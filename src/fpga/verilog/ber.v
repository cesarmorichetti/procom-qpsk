==> flow/design.v <==
`timescale 1ns / 1ps
module ber( clk,
            rst,
            enable,
            i_prbs,
            i_rx,
            o_err
);
input   clk;
input   rst;
input   enable;
input   i_prbs;
input   i_rx;
output  o_err;
reg [511:0] buffer_in;
reg o_error;
reg [8:0] count;
reg [31:0]error;
reg [8:0] ber_shift;
assign o_err = o_error;
always@(posedge clk)
begin
    if(rst)begin
        buffer_in <= 0;
        o_error <= 0;
        count <= 0;
        error <= 0;
        ber_shift <= 0;  
    end
    else begin
        if (enable) begin
            buffer_in <= {i_rx, buffer_in[511:1]};
            error <= error + (buffer_in[511-ber_shift] ^ i_prbs);
            count <= count + 1;
            if (count == 511-ber_shift)begin
                if (error == 0) begin
                    o_error <= 1;
                end
                else begin
                    ber_shift <= ber_shift + 1;
                    error <= 0;
                    o_error <= 0;
                end
            end
        end
    end
end
endmodule
# Reports on ber

Tool output for the design above, in the order of the flow.
Line numbers count from 1 in the design file above.
Operators: Yosys type, input widths -> output width; for muxes data width and select width s.
Library cell names are shortened.
Not given: n/a

Top: ber
Clock port: clk
Cell library: sky130hd
Library corner: tt_025C_1v80

# After elaboration

Counts by Yosys on the flattened word-level netlist (proc, flatten, opt, wreduce; memories kept). Register bits leave out memories and registers merged into their read ports (data or address); mux counts leave out enables and synchronous resets folded into registers. Print and check cells are left out. Cells with the same type and inputs are merged into one.

Add/sub/neg operators: 4
Equal/unequal tests: 1
Shift-type cells: 1
Mux-type cells: 3
Bitwise gates (word level): 2
Reductions and logical operators: 3

Operator list:

| kind                 | number |
| $shiftx 512x32->1    | 1 |
| $mux 32              | 2 |
| $add 32x1->32        | 1 |
| $logic_not 32->1     | 1 |
| $eq 9x32->1          | 1 |
| $add 9x1->9 const B  | 2 |
| $sub 9x9->10 const A | 1 |
| $reduce_and 3->1     | 1 |
| $reduce_and 2->1     | 1 |
| $xor 1x1->1          | 1 |
| $not 1->1            | 1 |
| $mux 1               | 1 |

Flip-flop bits (word level): 563
Input bits: 5
Elaborated cells: 19

# Depth

Longest topological path by Yosys (ltp), each cell counted once; first at word level (registers and memories cut), then after technology mapping (sequential cells cut; the memories' decode and read muxes count).

Word-level depth: 6
ABC_AREA: 0
Gate-level depth with buffers: 20

# Mapped cells and area

Yosys stat after the flow's synthesis: flattened, memories mapped to cells. It holds for the ABC_AREA given above (unset counts as 0); a run with the other value may have another netlist.
Totals and module areas in this step are rounded.

Cell count: 2,266
Chip area (Yosys): 0.0245 mm^2
Sequential part of the area: 0.01127 mm^2
Flip-flop cells: 563

Cell types:

| cell type | number |
| dfxtp_1   | 563 |
| mux2i_1   | 555 |
| mux4_2    | 101 |
| nor2_1    | 571 |
| mux4_1    | 15 |
| xor2_1    | 39 |
| clkbuf_1  | 85 |
| buf_1     | 44 |
| nand2_1   | 42 |
| buf_6     | 13 |
| xnor2_1   | 13 |
| a22oi_1   | 15 |
| nand3_1   | 22 |
| buf_2     | 20 |
| o221ai_1  | 10 |
| nand4_1   | 13 |
| a211oi_1  | 10 |
| a21oi_1   | 14 |

Other cell types: 41; their cells: 121.

# Timing after synthesis

Source: OpenSTA report_checks on the synthesized netlist (no wires, ideal clock, input and output delay 20% of the period each), path of least setup slack; recovery checks are left aside. Register names are those of the netlist, which keeps one name where synthesis merged equal registers.

Path kind: register to register
Start point: reg ber_shift[0]
End point: reg error[28]
Clock period: 8,070 ps
Library setup time: 117 ps
Launch time at the first pin: 0 ps
Arrival: 4,020 ps
Path slack: 3,933 ps
Delay of the path: 4,137 ps
Stages: 18
Buffers on the path: 2
Synthesis period reached: 4,137 ps

"delay of the path" is the arrival time less input delay plus setup time.
"stages": output pins that drive a net of the path, with the launching flip-flop's if there is one; two outputs of one cell count as two.
"synthesis period reached" is the clock period less the worst setup slack; recovery checks do not enter. This is arithmetic on one report: input and output delays are still those of the set period (20% each).
The rows between start and end are the longest chain of elaborated cells between them; the timing report does not say that the signal goes this way. Where chains are equally long, one stands for them.
Each line given opens the expression or statement behind the cell; cells for indexed reads and writes are added by Yosys, which also makes memories of some case tables.
A register here has more assigning lines than the two given.

Cells stage by stage: dfxtp_1 > buf_6 > buf_2 > mux4_1 > a211oi_1 > o32ai_1 > a2111oi_2 > a311o_1 > xnor2_1 > ha_1 > ha_1 > nand4_1 > nor3_1 > nand2_1 > nor3_1 > nand3_1 > xor2_1 > nor2_1
Length of the longest elaborated chain: 6
Elaborated cells between the ends (all ways): 7
Those cells by class: 2 x add/sub; 1 x eq/ne; 1 x shift; 2 x mux; 1 x logic

RTL lines, path post-synthesis:

| element           | line | text |
| from (decl)       | 19   | `reg [8:0] ber_shift;` |
| from (assign)     | 28   | `ber_shift <= 0;` |
| from (assign)     | 40   | `ber_shift <= ber_shift + 1;` |
| $sub 9x9->10      | 33   | `error <= error + (buffer_in[511-ber_shift] ^ i_prbs);` |
| $shiftx 512x32->1 | 33   |  |
| $xor 1x1->1       | 33   |  |
| $add 32x1->32     | 33   |  |
| $mux 32           | 36   | `if (error == 0) begin` |
| $mux 32           | 35   | `if (count == 511-ber_shift)begin` |
| to (assign)       | 33   |  |
| to (assign)       | 41   | `error <= 0;` |
| to (decl)         | 18   | `reg [31:0]error;` |

# Path in the finished layout

From the final timing report of run 1: the path of least setup slack in the routed layout; clock arrival at registers is part of the times.
The path's times are printed in steps of 10 ps; the period is the one set.

Path kind: register to register
Start point: reg ber_shift[0]
End point: reg error[26]
Clock period: 5,780 ps
Library setup time: 130 ps
Launch time at the first pin: 660 ps
Arrival: 5,110 ps
Path slack: 1,170 ps
Stages: 19
Buffers on the path: 2

The rows between start and end are the longest chain of elaborated cells between them; the timing report does not say that the signal goes this way. Where chains are equally long, one stands for them.
A register here has more assigning lines than the two given.

Cells stage by stage: dfxtp_4 > buf_6 > buf_8 > mux4_2 > a22o_1 > a211oi_2 > o32ai_2 > a2111oi_4 > a311o_1 > xnor2_2 > ha_2 > ha_4 > nand4_1 > nor3_2 > nand2_2 > nor3_4 > nand3_1 > xor2_1 > nor2_1
Length of the longest elaborated chain: 6
Elaborated cells between the ends (all ways): 7
Those cells by class: 2 x add/sub; 1 x eq/ne; 1 x shift; 2 x mux; 1 x logic

RTL lines, path post-layout:

| element           | line | text |
| from (decl)       | 19   | `reg [8:0] ber_shift;` |
| from (assign)     | 28   | `ber_shift <= 0;` |
| from (assign)     | 40   | `ber_shift <= ber_shift + 1;` |
| $sub 9x9->10      | 33   | `error <= error + (buffer_in[511-ber_shift] ^ i_prbs);` |
| $shiftx 512x32->1 | 33   |  |
| $xor 1x1->1       | 33   |  |
| $add 32x1->32     | 33   |  |
| $mux 32           | 36   | `if (error == 0) begin` |
| $mux 32           | 35   | `if (count == 511-ber_shift)begin` |
| to (assign)       | 33   |  |
| to (assign)       | 41   | `error <= 0;` |
| to (decl)         | 18   | `reg [31:0]error;` |

Stored flow runs of ber (2 of them; Yosys, OpenROAD, sky130hd). They differ in their settings and are not a sequence. Constraints: input delay and output delay 20% of the set period each, output load 0.01 pF.
By "achieved clock period" is meant the clock period of the run minus its worst setup slack. This is arithmetic on one report: input and output delays are still those of the set period (20% each).
The measured numbers are rounded.
Among the settings, n/a means not set for that run.

| setting or result                       | run 1   | run 2   |
| period_ns                               | 5.78    | 7.47    |
| CORE_UTILIZATION                        | 42      | 23      |
| SETUP_SLACK_MARGIN                      | 1.42    | 0.62    |
| PLACE_DENSITY_LB_ADDON                  | 0.08    | 0.27    |
| HOLD_SLACK_MARGIN                       | -0.07   | n/a     |
| CORE_ASPECT_RATIO                       | 1.1     | n/a     |
| CELL_PAD_IN_SITES_GLOBAL_PLACEMENT      | 1       | 1       |
| TNS_END_PERCENT                         | 70      | 25      |
| CTS_CLUSTER_DIAMETER                    | 246     | n/a     |
| SLEW_MARGIN                             | 25      | 20      |
| MIN_ROUTING_LAYER                       | met2    | met2    |
| CAP_MARGIN                              | 20      | 20      |
| CORE_MARGIN                             | 2       | 2       |
| CELL_PAD_IN_SITES_DETAIL_PLACEMENT      | n/a     | 1       |
| ABC_AREA                                | n/a     | 1       |
| GPL_ROUTABILITY_DRIVEN                  | n/a     | 0       |
| post-synthesis cell area (mm^2)         | 0.0245  | 0.0254  |
| overall die area (mm^2)                 | 0.06028 | 0.1131  |
| standard-cell area after routing (mm^2) | 0.02787 | 0.02878 |
| post-layout utilization                 | 0.485   | 0.264   |
| setup slack of the worst path (ps)      | 1,174   | 2,089   |
| total negative setup slack (ps)         | 0       | 0       |
| smallest hold slack (ps)                | 488     | 446     |
| achieved clock period (ps)              | 4,606   | 5,381   |
